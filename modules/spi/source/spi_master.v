==> flow/design.v <==
module spi_master #(
	parameter p_prescaler = 25,  
	parameter p_cpol = 0,	 
	parameter p_max_data_buffer = 64,  
	parameter pw_data_index = 6  
)(
	input clk,
	input rst,
	input [p_max_data_buffer-1:0] ip_data,  
	input [pw_data_index-1:0] ip_data_count,  
	input i_data_valid,  
	output reg [ p_max_data_buffer-1:0] orp_data,  
	output o_data_ready,  
	output reg or_mosi,  
	input i_miso,  
	output o_sck  
	);
	localparam pw_prescaler = $clog2(p_prescaler);  
	localparam st_idle = 3'd0;
	localparam st_data_w = 3'd1;
	localparam st_data_r = 3'd2;
	reg [pw_data_index-1:0] rp_data_index;  
	reg [p_max_data_buffer-1:0] rp_data_in_hold;  
	reg [p_max_data_buffer-1:0] rp_data_out_hold;  
	reg [2:0] r3_state;  
	reg [pw_prescaler-1:0] rp_half_period_counter;  
	reg [pw_data_index:0] rp_data_count;  
	reg r_sck;  
	assign o_sck = (!p_cpol)? r_sck: ~r_sck;
	assign o_data_ready = ((r3_state == st_idle) && (i_data_valid == 1'b0))? 1'b1: 1'b0;
	always @( posedge clk)
		if(rst) begin
			or_mosi <= 1'b0;
			r_sck <= 1'b0;
			r3_state <= st_idle;
			rp_data_out_hold <= 0;
			rp_data_in_hold <= 0;
			rp_data_count = 0;
		end
		else
			case (r3_state)
				st_idle: begin
					if (i_data_valid) r3_state <= st_data_w;
					else r3_state <= st_idle;
					or_mosi <= 1'b0;
					r_sck <= 1'b0;
					rp_data_out_hold <= ip_data;
					rp_data_index <= 0;
					orp_data <= rp_data_in_hold;
					rp_data_count <= ip_data_count-1;
          rp_half_period_counter <= 0;
				end
				st_data_w: begin
					or_mosi <= rp_data_out_hold[ip_data_count-rp_data_index-1];
					r_sck <= 1'b0;
          if(rp_half_period_counter <= (p_prescaler >> 1)) begin 
            rp_half_period_counter <= rp_half_period_counter + 1;
            r3_state <= st_data_w;
          end
          else begin
            rp_half_period_counter <= 0;
            r3_state <= st_data_r;
          end
				end
				st_data_r: begin
					rp_data_in_hold[ip_data_count-rp_data_index-1] <= i_miso;
					r_sck <= 1'b1;
					rp_data_index <= (rp_half_period_counter == 0) ? rp_data_index + 1 : rp_data_index;
          if(rp_half_period_counter <= (p_prescaler >> 1)) begin 
            rp_half_period_counter <= rp_half_period_counter + 1;
            r3_state <= st_data_r;
          end
          else begin
            rp_half_period_counter <= 0;
            r3_state <= (rp_data_index > rp_data_count) ? st_idle : st_data_w;
          end
				end
			endcase
endmodule
# ---- Reports on spi_master
# Tool output for the design above, in the order of the flow.
# Lines are those of the file above, counted from 1.
# Cell names lack the library's common part.
# The mark -- stands for no value.
dict set report design {
  top {spi_master}
  clk_port {clk}
  lib {sky130hd}
  pvt_corner {tt_025C_1v80}
}

# ---- After elaboration
# Source: Yosys, flattened and elaborated, memories not mapped. Widths are those after wreduce. Registers that Yosys merges into a memory's read port (data or address) are not register bits. Print and check cells do not count.
dict set report op_classes {
  n_logic 5
  equal 3
  muxes 12
  reduce_logical 12
  shifts 3
  add_sub_neg 6
  compare 2
}
# op n
set ops {}
lappend ops {{variable shift 1 x 33 -> 64 bit} 1}
lappend ops {{variable shift 1 x 33 -> 64 bit with constant A} 1}
lappend ops {{indexed select 64 x 32 -> 1 bit} 1}
lappend ops {{bitwise AND 64 bit} 1}
lappend ops {{OR 64 bit} 1}
lappend ops {{inverter 64 bit} 1}
lappend ops {{negation 32 -> 33 bit} 1}
lappend ops {{parallel mux 6 bit (select 2 bit)} 1}
lappend ops {{parallel mux 5 bit (select 2 bit)} 1}
lappend ops {{parallel mux 3 bit (select 3 bit)} 1}
lappend ops {{subtractor 7 x 2 -> 8 bit with constant B} 1}
lappend ops {{subtractor 6 x 1 -> 7 bit with constant B} 1}
lappend ops {{subtractor 6 x 6 -> 7 bit} 1}
lappend ops {{greater-than comparator 6 x 7 -> 1 bit} 1}
lappend ops {{nonzero test 2 bit} 3}
lappend ops {{adder 6 x 1 -> 6 bit with constant B} 1}
lappend ops {{two-way mux 6 bit} 1}
lappend ops {{adder 5 x 1 -> 5 bit with constant B} 1}
lappend ops {{less-or-equal comparator 5 x 4 -> 1 bit with constant B} 1}
lappend ops {{zero test 5 bit} 1}
lappend ops {{two-way mux 5 bit} 1}
lappend ops {{AND reduction 2 bit} 2}
lappend ops {{OR reduction 2 bit} 2}
lappend ops {{parallel mux 1 bit (select 2 bit)} 2}
lappend ops {{two-way mux 2 bit} 2}
lappend ops {{equality test 3 x 1 -> 1 bit with constant B} 1}
lappend ops {{equality test 3 x 2 -> 1 bit with constant B} 1}
lappend ops {{zero test 3 bit} 1}
# Other operator kinds: 6; their cells: 9.
dict set report word_totals {
  out_inout_bits 67
  inputBits 74
  wordCells 52
  regBits 215
}

# ---- Depth
# Yosys ltp: most cells in a row. Word level: on the elaborated netlist, between registers, memories and ports. Mapped: between sequential cells and ports; inverters and the memories' decode and read muxes count.
dict set report logic_depth {
  depth_word 7
  abc_area 1
  depth_mapped 32
  ltp_nobuf 32
}

# ---- Mapped cells and area
# Source: synth_stat.txt of the flow (Yosys; design flattened, memories mapped). It holds for the ABC_AREA given above (unset counts as 0); a run with the other value may have another netlist.
# cell_type n type_area_um2
set by_type {}
lappend by_type {dfxtp_1 140 2.8E+03}
lappend by_type {edfxtp_1 75 2252.16}
lappend by_type {nor2_1 279 1.05E+03}
lappend by_type {o21ai_0 127 635.61}
lappend by_type {nand2_1 121 454.186}
lappend by_type {nand3_1 72 360.346}
lappend by_type {inv_1 93 349.085}
lappend by_type {ha_1 27 337.824}
lappend by_type {a21oi_1 49 245.235}
lappend by_type {nor3_1 37 185.178}
lappend by_type {clkbuf_1 46 172.666}
lappend by_type {nand4_4 8 170.163}
lappend by_type {nand4_1 20 125.12}
lappend by_type {o221ai_1 14 122.618}
lappend by_type {nor2_4 9 101.347}
lappend by_type {nor3_2 6 60.058}
lappend by_type {nor2_2 8 50.048}
lappend by_type {nor4_1 8 50.048}
# Not listed: further types 25, cells in them 76.
dict set report synth_totals {
  cells 1215
  ffs 215
  buf_cells 64
  area_um2 10023.4
  seq_area_um2 5054.8
}

# ---- Worst setup path after synthesis
# Source: OpenSTA report_checks on the synthesized netlist (no wires, ideal clock, input and output delay 20% of the period each), path of least setup slack; recovery checks are left aside. Register names are those of the netlist, which keeps one name where synthesis merged equal registers.
dict set report synth_path {
  path_type {input port to flip-flop}
  start {in ip_data_count[0]}
  end {reg rp_data_in_hold[14]}
  setup_slack_ns 0.846
  driving_pins 28
  period_ns 6.52
  setup_time_ns 0.113
  path_delay_ns 4.370
  required_time_ns 6.407
  t_arrival_ns 5.561
  n_path_buf 1
  in_delay_ns 1.304
  launch_ns 1.304
  period_less_setup_slack_ns 5.674
}
# "path_delay_ns" = arrival - input delay + setup time.
# "driving_pins" counts driving pins, that of a launching flip-flop among them; a cell with two outputs on the path counts twice.
# "period_less_setup_slack_ns" = period - worst setup slack (recovery checks aside). The figure is calculated, with input and output delays left at 20% of the set period.
# The rows between start and end are the longest chain of elaborated cells between them; the timing report does not say that the signal goes this way. Where chains are equally long, one stands for them.
# Each line given opens the expression or statement behind the cell; cells for indexed reads and writes are added by Yosys, which also makes memories of some case tables.
# Lines with a computed index may be missing from the assigning lines.
dict set report synth_via {
  cell_sequence {inv_1 -> ha_1 -> inv_1 -> fa_1 -> inv_1 -> ha_1 -> inv_1 -> nor2_1 -> inv_1 -> nor2_1 -> nand3_1 -> nor2_1 -> nand2_1 -> nor2_2 -> ha_1 -> buf_2 -> nor4_1 -> nand3_1 -> a211oi_1 -> inv_1 -> a21oi_2 -> nand4_1 -> nor2_1 -> nand2_1 -> nor2_2 -> nand2_1 -> nor2_1 -> nor2_1}
  elab_chain_len 7
  cells_between 8
  classes_between {add/sub (3); shift (2); logic (3)}
}
# element line
set synth_rtl {}
lappend synth_rtl {{start, declared} 10} ;# input [pw_data_index-1:0] ip_data_count,
lappend synth_rtl {{subtractor 6 x 6 -> 7 bit} 66} ;# rp_data_in_hold[ip_data_count-rp_data_index-1] <= i_miso;
lappend synth_rtl {{subtractor 7 x 2 -> 8 bit} 66}
lappend synth_rtl {{negation 32 -> 33 bit} 66}
lappend synth_rtl {{variable shift 1 x 33 -> 64 bit} 66}
lappend synth_rtl {{inverter 64 bit} 66}
lappend synth_rtl {{bitwise AND 64 bit} 66}
lappend synth_rtl {{OR 64 bit} 66}
lappend synth_rtl {{end, assigned} 37} ;# rp_data_in_hold <= 0;
lappend synth_rtl {{end, declared} 23} ;# reg [p_max_data_buffer-1:0] rp_data_in_hold;

# ---- Path in the finished layout
# Path of least setup slack in the final report of run 1 (OpenROAD, finished layout, wires in). Where an end is a register, its clock arrival counts in the times.
dict set report layout_path {
  path_type {input port to flip-flop}
  start {in ip_data_count[0]}
  end {reg rp_data_in_hold[38]}
  required_time_ns 11.03
  driving_pins 30
  launch_ns 2.12
  setup_slack_ns 2.22
  period_ns 10.6
  n_path_buf 1
  setup_time_ns 0.05
  t_arrival_ns 8.81
  in_delay_ns 2.12
}
# The rows between start and end are the longest chain of elaborated cells between them; the timing report does not say that the signal goes this way. Where chains are equally long, one stands for them.
# Lines with a computed index may be missing from the assigning lines.
dict set report layout_via {
  cell_sequence {clkdlybuf4s50_1 -> inv_1 -> ha_1 -> inv_1 -> fa_1 -> inv_1 -> ha_1 -> inv_1 -> nor2_1 -> inv_1 -> nor2_1 -> nand3_1 -> nor2_1 -> nand2_1 -> nor2_2 -> ha_1 -> inv_1 -> nor4_1 -> nand3_1 -> a211oi_1 -> inv_1 -> a21oi_2 -> nand4_1 -> nor2_1 -> nand2_1 -> nor2_1 -> nand2_1 -> nand2_1 -> nand2_1 -> nor2_1}
  elab_chain_len 7
  cells_between 8
  classes_between {add/sub (3); shift (2); logic (3)}
}
# element line
set layout_rtl {}
lappend layout_rtl {{start, declared} 10} ;# input [pw_data_index-1:0] ip_data_count,
lappend layout_rtl {{subtractor 6 x 6 -> 7 bit} 66} ;# rp_data_in_hold[ip_data_count-rp_data_index-1] <= i_miso;
lappend layout_rtl {{subtractor 7 x 2 -> 8 bit} 66}
lappend layout_rtl {{negation 32 -> 33 bit} 66}
lappend layout_rtl {{variable shift 1 x 33 -> 64 bit} 66}
lappend layout_rtl {{inverter 64 bit} 66}
lappend layout_rtl {{bitwise AND 64 bit} 66}
lappend layout_rtl {{OR 64 bit} 66}
lappend layout_rtl {{end, assigned} 37} ;# rp_data_in_hold <= 0;
lappend layout_rtl {{end, declared} 23} ;# reg [p_max_data_buffer-1:0] rp_data_in_hold;

Add stored flow runs of spi_master

Flow measurements of spi_master on sky130hd: 2 stored runs with different settings, listed in no order. Input and output delays are each 20% of the period that was set; the output load is 0.01 pF.
"period_less_ws_ns" means the clock period less the worst setup slack. The figure is calculated, with input and output delays left at 20% of the set period.
By "worst_path_ns" is meant the share of the clock period that the worst setup path is allowed (20% is reserved at inputs, 20% at outputs), minus its slack. Clock arrival times at its registers enter into it.
"total_power_w" is the tool's figure for a default switching activity; nothing was simulated.

# run 1
==> flow/run.sh <==
#!/bin/bash
# the make line also repeats the synthesis and layout settings of config.mk as NAME=value (left out here)
make -C /OpenROAD-flow-scripts/flow DESIGN_CONFIG=/design/flow/config.mk WORK_HOME=/design/flow/orfs CLKGATE_MAP_FILE= finish
==> flow/config.mk <==
export PLATFORM = sky130hd
export DESIGN_NAME = spi_master
export DESIGN_NICKNAME = spi_master
export VERILOG_FILES = /design/flow/design.v
export SDC_FILE = /design/flow/constraint.sdc
export NUM_CORES = 4
export LEC_CHECK = 0
export ABC_AREA = 1
export CAP_MARGIN = 5
export CELL_PAD_IN_SITES_GLOBAL_PLACEMENT = 0
export CORE_ASPECT_RATIO = 1.38
export CORE_MARGIN = 2
export CORE_UTILIZATION = 52
export CTS_CLUSTER_DIAMETER = 321
export CTS_CLUSTER_SIZE = 42
export GPL_TIMING_DRIVEN = 1
export PLACE_DENSITY_LB_ADDON = 0.1
export SLEW_MARGIN = 20
==> flow/constraint.sdc <==
create_clock -name core_clock -period 10.6 [get_ports {clk}]
set_input_delay 2.1200 -clock core_clock [delete_from_list [all_inputs] [get_ports {clk}]]
set_output_delay 2.1200 -clock core_clock [all_outputs]
set_load 0.01 [all_outputs]

==> run 1: results <==
finish.stdcell_area_um2=11810.1
total_die_area_um2=20416.5
fin_hold_ws_ns=0.445
timing.setup.tns_ns=0.000
period_less_ws_ns=8.380
yosys.chip_area_um2=10023.4
total_power_w=0.001708
setup_ws_ns=2.220
finalUtil_pct=62.5
worst_path_ns=6.26
timing.worst_path_kind="input port to flip-flop"

# run 2
==> flow/run.sh <==
#!/bin/bash
# the make line also repeats the synthesis and layout settings of config.mk as NAME=value (left out here)
make -C /OpenROAD-flow-scripts/flow DESIGN_CONFIG=/design/flow/config.mk WORK_HOME=/design/flow/orfs CLKGATE_MAP_FILE= finish
==> flow/config.mk <==
export PLATFORM = sky130hd
export DESIGN_NAME = spi_master
export DESIGN_NICKNAME = spi_master
export VERILOG_FILES = /design/flow/design.v
export SDC_FILE = /design/flow/constraint.sdc
export NUM_CORES = 4
export LEC_CHECK = 0
export CAP_MARGIN = 20
export CELL_PAD_IN_SITES_GLOBAL_PLACEMENT = 1
export CORE_MARGIN = 2
export CORE_UTILIZATION = 37
export CTS_CLUSTER_SIZE = 16
export GPL_ROUTABILITY_DRIVEN = 1
export PLACE_DENSITY_LB_ADDON = 0.2
export SETUP_SLACK_MARGIN = 1.31
export SLEW_MARGIN = 5
export TNS_END_PERCENT = 25
==> flow/constraint.sdc <==
create_clock -name core_clock -period 7.96 [get_ports {clk}]
set_input_delay 1.5920 -clock core_clock [delete_from_list [all_inputs] [get_ports {clk}]]
set_output_delay 1.5920 -clock core_clock [all_outputs]
set_load 0.01 [all_outputs]

==> run 2: results <==
finish.stdcell_area_um2=12492.0
total_die_area_um2=28454.6
fin_hold_ws_ns=0.428
timing.setup.tns_ns=0.000
period_less_ws_ns=6.263
yosys.chip_area_um2=10034.6
total_power_w=0.00284
setup_ws_ns=1.697
finalUtil_pct=46.6
worst_path_ns=4.67
timing.worst_path_kind="input port to flip-flop"
