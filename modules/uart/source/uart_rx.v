==> flow/design.v <==
module uart_rx # (
  parameter p_preescaler = 8,  
  parameter p_data_buffer = 16  
)(
  input clk, 
  input rst,  
  input i_rx,  
  output reg [8*p_data_buffer-1:0] orp_data,  
  output reg or_dv  
);
localparam lpw_preescaler_counter = $clog2(p_preescaler);
localparam lp_max_data_bit = (p_data_buffer*8) - 1;
reg [lpw_preescaler_counter-1:0] rp_preescaler_counter;
reg r_uart_tick;
always@(posedge clk) begin
  if(rst) begin
    rp_preescaler_counter <= 0;
    r_uart_tick <= 1'b0;
  end
  else begin
    if(rp_preescaler_counter < (p_preescaler-1)) begin
      rp_preescaler_counter <= rp_preescaler_counter + 1;
      r_uart_tick <= 1'b0;
    end
    else begin
      rp_preescaler_counter <= 0;
      r_uart_tick <= 1'b1;
    end
  end
end
localparam st_idle = 3'd0;
localparam st_start = 3'd1;
localparam st_receive = 3'd2;
localparam st_stop = 3'd3;
localparam st_next_byte = 3'd4;
localparam st_end = 3'd5;
reg [2:0] r3_state;  
reg [8*p_data_buffer-1:0] rp_data;  
reg [7:0] r8_byte_rcv;  
reg [15:0] r16_data_index;  
reg [2:0] r3_nBit;  
always@(posedge clk) begin
  if(rst) begin
    r3_state <= st_idle;
    r3_nBit <= 3'd0;
    or_dv <= 1'b0;
  end
  else begin
    case(r3_state)
      st_idle: begin  
        if(i_rx == 1'b0) r3_state <= st_start;
        else r3_state <= st_idle;
        r16_data_index <= lp_max_data_bit;
        r3_nBit <= 0;
        or_dv <= 1'b0;
      end
      st_start: begin 
        if(r_uart_tick) r3_state <= st_receive;
        else r3_state <= st_start;
      end
      st_receive: begin
        if(r_uart_tick && r3_nBit == 7) r3_state <= st_stop;
        else r3_state <= st_receive;
        r8_byte_rcv[r3_nBit] <= i_rx;
        r3_nBit <= (r_uart_tick) ? r3_nBit + 1 : r3_nBit;  
      end
      st_stop: begin
        if(r_uart_tick && r16_data_index == 7) r3_state <= st_end;
        else if (r_uart_tick && r16_data_index > 7) r3_state <= st_next_byte;
        else r3_state <= st_stop;
        r16_data_index <= (r_uart_tick) ? r16_data_index - 8 : r16_data_index;  
        rp_data[r16_data_index -: 8] <= r8_byte_rcv;
      end
      st_next_byte: begin
        if(i_rx == 1'b0) r3_state <= st_start;
        else r3_state <= st_next_byte;
      end
      st_end: begin
        orp_data <= rp_data;
        or_dv <= 1'b1;
        r3_state <= st_idle;
      end
    endcase
  end
end
endmodule
# From RTL to reports: uart_rx
# Tool output for the design above, in the order of the flow.
# Lines are those of the file above, counted from 1.
# Operators: Yosys type, input widths -> output width; for muxes data width and select width s.
# Library cell names are shortened.
# The mark n/a stands for no value.
# design
design	uart_rx
clock	clk
cell_library	sky130hd
pvt_corner	tt_025C_1v80

# Word level
# Yosys after proc, flatten, opt, wreduce and memory -nomap, before mapping. Memory bits, and registers merged into a memory's read port (data or address), are not among the register bits. Print and check cells are not counted. Equal cells are merged and count once.
# classes
mul	0
n_reduce_logical	14
n_addsub	7
eq_ne	9
cmp	2
n_shift	4
bitwise	8
n_mux	13
div	0
# ops
cell	n
$and 128x128->128	1
$or 128x128->128	1
$not 128->128	1
$shift 8x33->128	1
$shift 8x33->128 const A	1
$neg 32->33	1
$pmux 16 s2	1
$sub 17x4->18 const B	1
$pmux 3 s6	1
$add 16x1->17 const B	1
$gt 16x3->1 const B	1
$eq 16x3->1 const B	1
$sub 16x4->16 const B	1
$mux 16	1
$mux 3	4
$eq 3x3->1 const B	3
$shift 1x4->8	1
$shift 1x4->8 const A	1
$reduce_and 2->1	4
$and 8x8->8	1
$or 8x8->8	1
$not 8->8	1
$reduce_bool 2->1	3
$add 3x1->3 const B	2
$eq 3x2->1 const B	2
$reduce_bool 6->1	1
$pmux 3 s2	1
$ne 2x2->1 const B	2
# Other operator kinds: 11; their cells: 16.
# word_totals
memories	0
input_bits	3
wordCells	66
clocked_rd_ports_x_width	0
latch_bits	0
romBits	0
ram_bits	0
out_inout_bits	129
reg_bits	291

# Depth
# Longest topological path by Yosys (ltp), each cell counted once; first at word level (registers and memories cut), then after technology mapping (sequential cells cut; the memories' decode and read muxes count).
# depth
word_depth	7
abc_area	1
depth_mapped	16
ltp_nobuf	15

# After synthesis
# Source: synth_stat.txt of the flow (Yosys; design flattened, memories mapped). It holds for the ABC_AREA given above (unset counts as 0); a run with the other value may have another netlist.
# types
cell	n	type_area_um2
edfxtp_1	277	8.32E+03
nand2_1	199	746.966
o21ai_1	69	345.331
dfxtp_1	14	280.269
nand3_1	54	270.259
o21ai_2	19	166.41
inv_1	36	135.13
nor2_1	32	120.115
o21ai_0	23	115.11
ha_1	8	100.096
nand3_2	7	70.067
nand2_4	6	67.565
nor2_8	3	60.058
nand2_2	9	56.304
nor2_4	5	56.304
clkbuf_1	14	52.55
nand3_4	3	52.55
buf_6	4	45.043
# Other cell types: 19; their cells: 51.
# synth_totals
cells	833
ffs	291
yosys_area_mm2	0.0114134
buf_cells	29
sequential_area_mm2	0.0085982

# Path before layout
# Path of least setup slack by OpenSTA after synthesis, without wires, with an ideal clock, recovery checks aside; 20% of the period is set as input and as output delay. Where synthesis merged equal registers, the netlist keeps one of their names.
# synth_timing
path_kind	input port to flip-flop
from	input port rst
to	register orp_data[0]
n_path_buf	1
t_arrival_ns	7.722
in_delay_ns	2.180
path_stages	2
delay_ns	6.161
t_first_pin_ns	2.180
slack_ns	2.560
required_time_ns	10.281
clock_period_ns	10.9
setup_ns	0.619
synth_period_reached_ns	8.34
# "delay_ns" = arrival - input delay + setup time.
# "path_stages": output pins that drive a net of the path, with the launching flip-flop's if there is one; two outputs of one cell count as two.
# "synth_period_reached_ns" = period - worst setup slack (recovery checks aside). The figure is calculated, with input and output delays left at 20% of the set period.
# The rows between start and end are the longest chain of elaborated cells between them; the timing report does not say that the signal goes this way. Where chains are equally long, one stands for them.
# Each line given opens the expression or statement behind the cell; cells for indexed reads and writes are added by Yosys, which also makes memories of some case tables.
# synth_via
path_cell_list	clkbuf_1 nor2_1
elab_chain_len	2
cone_cells	2
lines_between	0
cone_classes	logic (1); reduce/logical (1)
# synth_lines
item	line_no	source
start, declared	6	input rst,
$not 1->1	n/a
$reduce_and 2->1	n/a
end, assigned	79	orp_data <= rp_data;
end, declared	8	output reg [8*p_data_buffer-1:0] orp_data,

# Path in the finished layout
# From the final timing report of flow run 1: the path of least setup slack in the routed layout; clock arrival at registers is part of the times.
# layout_timing
path_kind	input port to flip-flop
from	input port rst
to	register orp_data[116]
setup_ns	0.33
path_stages	5
slack_ns	9.19
clock_period_ns	13.8
t_first_pin_ns	2.76
required_time_ns	13.99
t_arrival_ns	4.80
in_delay_ns	2.76
n_path_buf	4
# The rows between start and end are the longest chain of elaborated cells between them; the timing report does not say that the signal goes this way. Where chains are equally long, one stands for them.
# layout_via
path_cell_list	clkdlybuf4s50_1 nor2_4 buf_12 buf_4 buf_16
elab_chain_len	2
cone_cells	2
lines_between	0
cone_classes	logic (1); reduce/logical (1)
# layout_lines
item	line_no	source
start, declared	6	input rst,
$not 1->1	n/a
$reduce_and 2->1	n/a
end, assigned	79	orp_data <= rp_data;
end, declared	8	output reg [8*p_data_buffer-1:0] orp_data,

FLOW RESULTS
============

Measured results for uart_rx: 2 stored runs of the Yosys and OpenROAD flow on sky130hd. The settings differ; the order carries no meaning. The constraints put input and output delay at 20% of the set period each and load the outputs with 0.01 pF.
"critical_path_time_ns" is the time allowed to the run's worst setup path (the clock period less input and output delay, where it has them) less its slack. Clock arrival times count: a late capture clock shortens it, a late launch clock lengthens it.
"totalPower_uw" rests on the timing tool's default activity at the inputs, not on a simulated workload.

Flow run 1, flow files:
==> flow/run.sh <==
#!/bin/bash
# the make line also repeats the synthesis and layout settings of config.mk as NAME=value (left out here)
make -C /OpenROAD-flow-scripts/flow DESIGN_CONFIG=/design/flow/config.mk WORK_HOME=/design/flow/orfs CLKGATE_MAP_FILE= finish
==> flow/config.mk <==
export PLATFORM = sky130hd
export DESIGN_NAME = uart_rx
export DESIGN_NICKNAME = uart_rx
export VERILOG_FILES = /design/flow/design.v
export SDC_FILE = /design/flow/constraint.sdc
export NUM_CORES = 4
export LEC_CHECK = 0
export ABC_AREA = 1
export CAP_MARGIN = 40
export CELL_PAD_IN_SITES_DETAIL_PLACEMENT = 0
export CORE_MARGIN = 2
export CORE_UTILIZATION = 68
export CTS_CLUSTER_DIAMETER = 70
export PLACE_DENSITY = 0.46
export SETUP_SLACK_MARGIN = -1.33
export SLEW_MARGIN = 0
==> flow/constraint.sdc <==
create_clock -name core_clock -period 13.8 [get_ports {clk}]
set_input_delay 2.7600 -clock core_clock [delete_from_list [all_inputs] [get_ports {clk}]]
set_output_delay 2.7600 -clock core_clock [all_outputs]
set_load 0.01 [all_outputs]

==> results of flow run 1, as CSV <==
result,value
die_mm2,0.0178369
finalUtil_pct,84.5
holdWs_ns,0.452
totalPower_uw,1749
fin_ws_ns,9.192
yosys_chip_area_mm2,0.0114134
fin_tns_ns,0.000
critical_path_time_ns,1.85
worst_setup_path_type,"input port to flip-flop"

Flow run 2, flow files:
==> flow/run.sh <==
#!/bin/bash
# the make line also repeats the synthesis and layout settings of config.mk as NAME=value (left out here)
make -C /OpenROAD-flow-scripts/flow DESIGN_CONFIG=/design/flow/config.mk WORK_HOME=/design/flow/orfs CLKGATE_MAP_FILE= finish
==> flow/config.mk <==
export PLATFORM = sky130hd
export DESIGN_NAME = uart_rx
export DESIGN_NICKNAME = uart_rx
export VERILOG_FILES = /design/flow/design.v
export SDC_FILE = /design/flow/constraint.sdc
export NUM_CORES = 4
export LEC_CHECK = 0
export CAP_MARGIN = 20
export CORE_MARGIN = 2
export CORE_UTILIZATION = 54
export SLEW_MARGIN = 20
==> flow/constraint.sdc <==
create_clock -name core_clock -period 9.77 [get_ports {clk}]
set_input_delay 1.9540 -clock core_clock [delete_from_list [all_inputs] [get_ports {clk}]]
set_output_delay 1.9540 -clock core_clock [all_outputs]
set_load 0.01 [all_outputs]

==> results of flow run 2, as CSV <==
result,value
fin_tns_ns,0.000
fin_ws_ns,5.856
yosys_chip_area_mm2,0.0112858
holdWs_ns,0.444
die_mm2,0.0220716
critical_path_time_ns,3.91
worst_setup_path_type,"flip-flop to flip-flop"
totalPower_uw,2388
finalUtil_pct,67.6
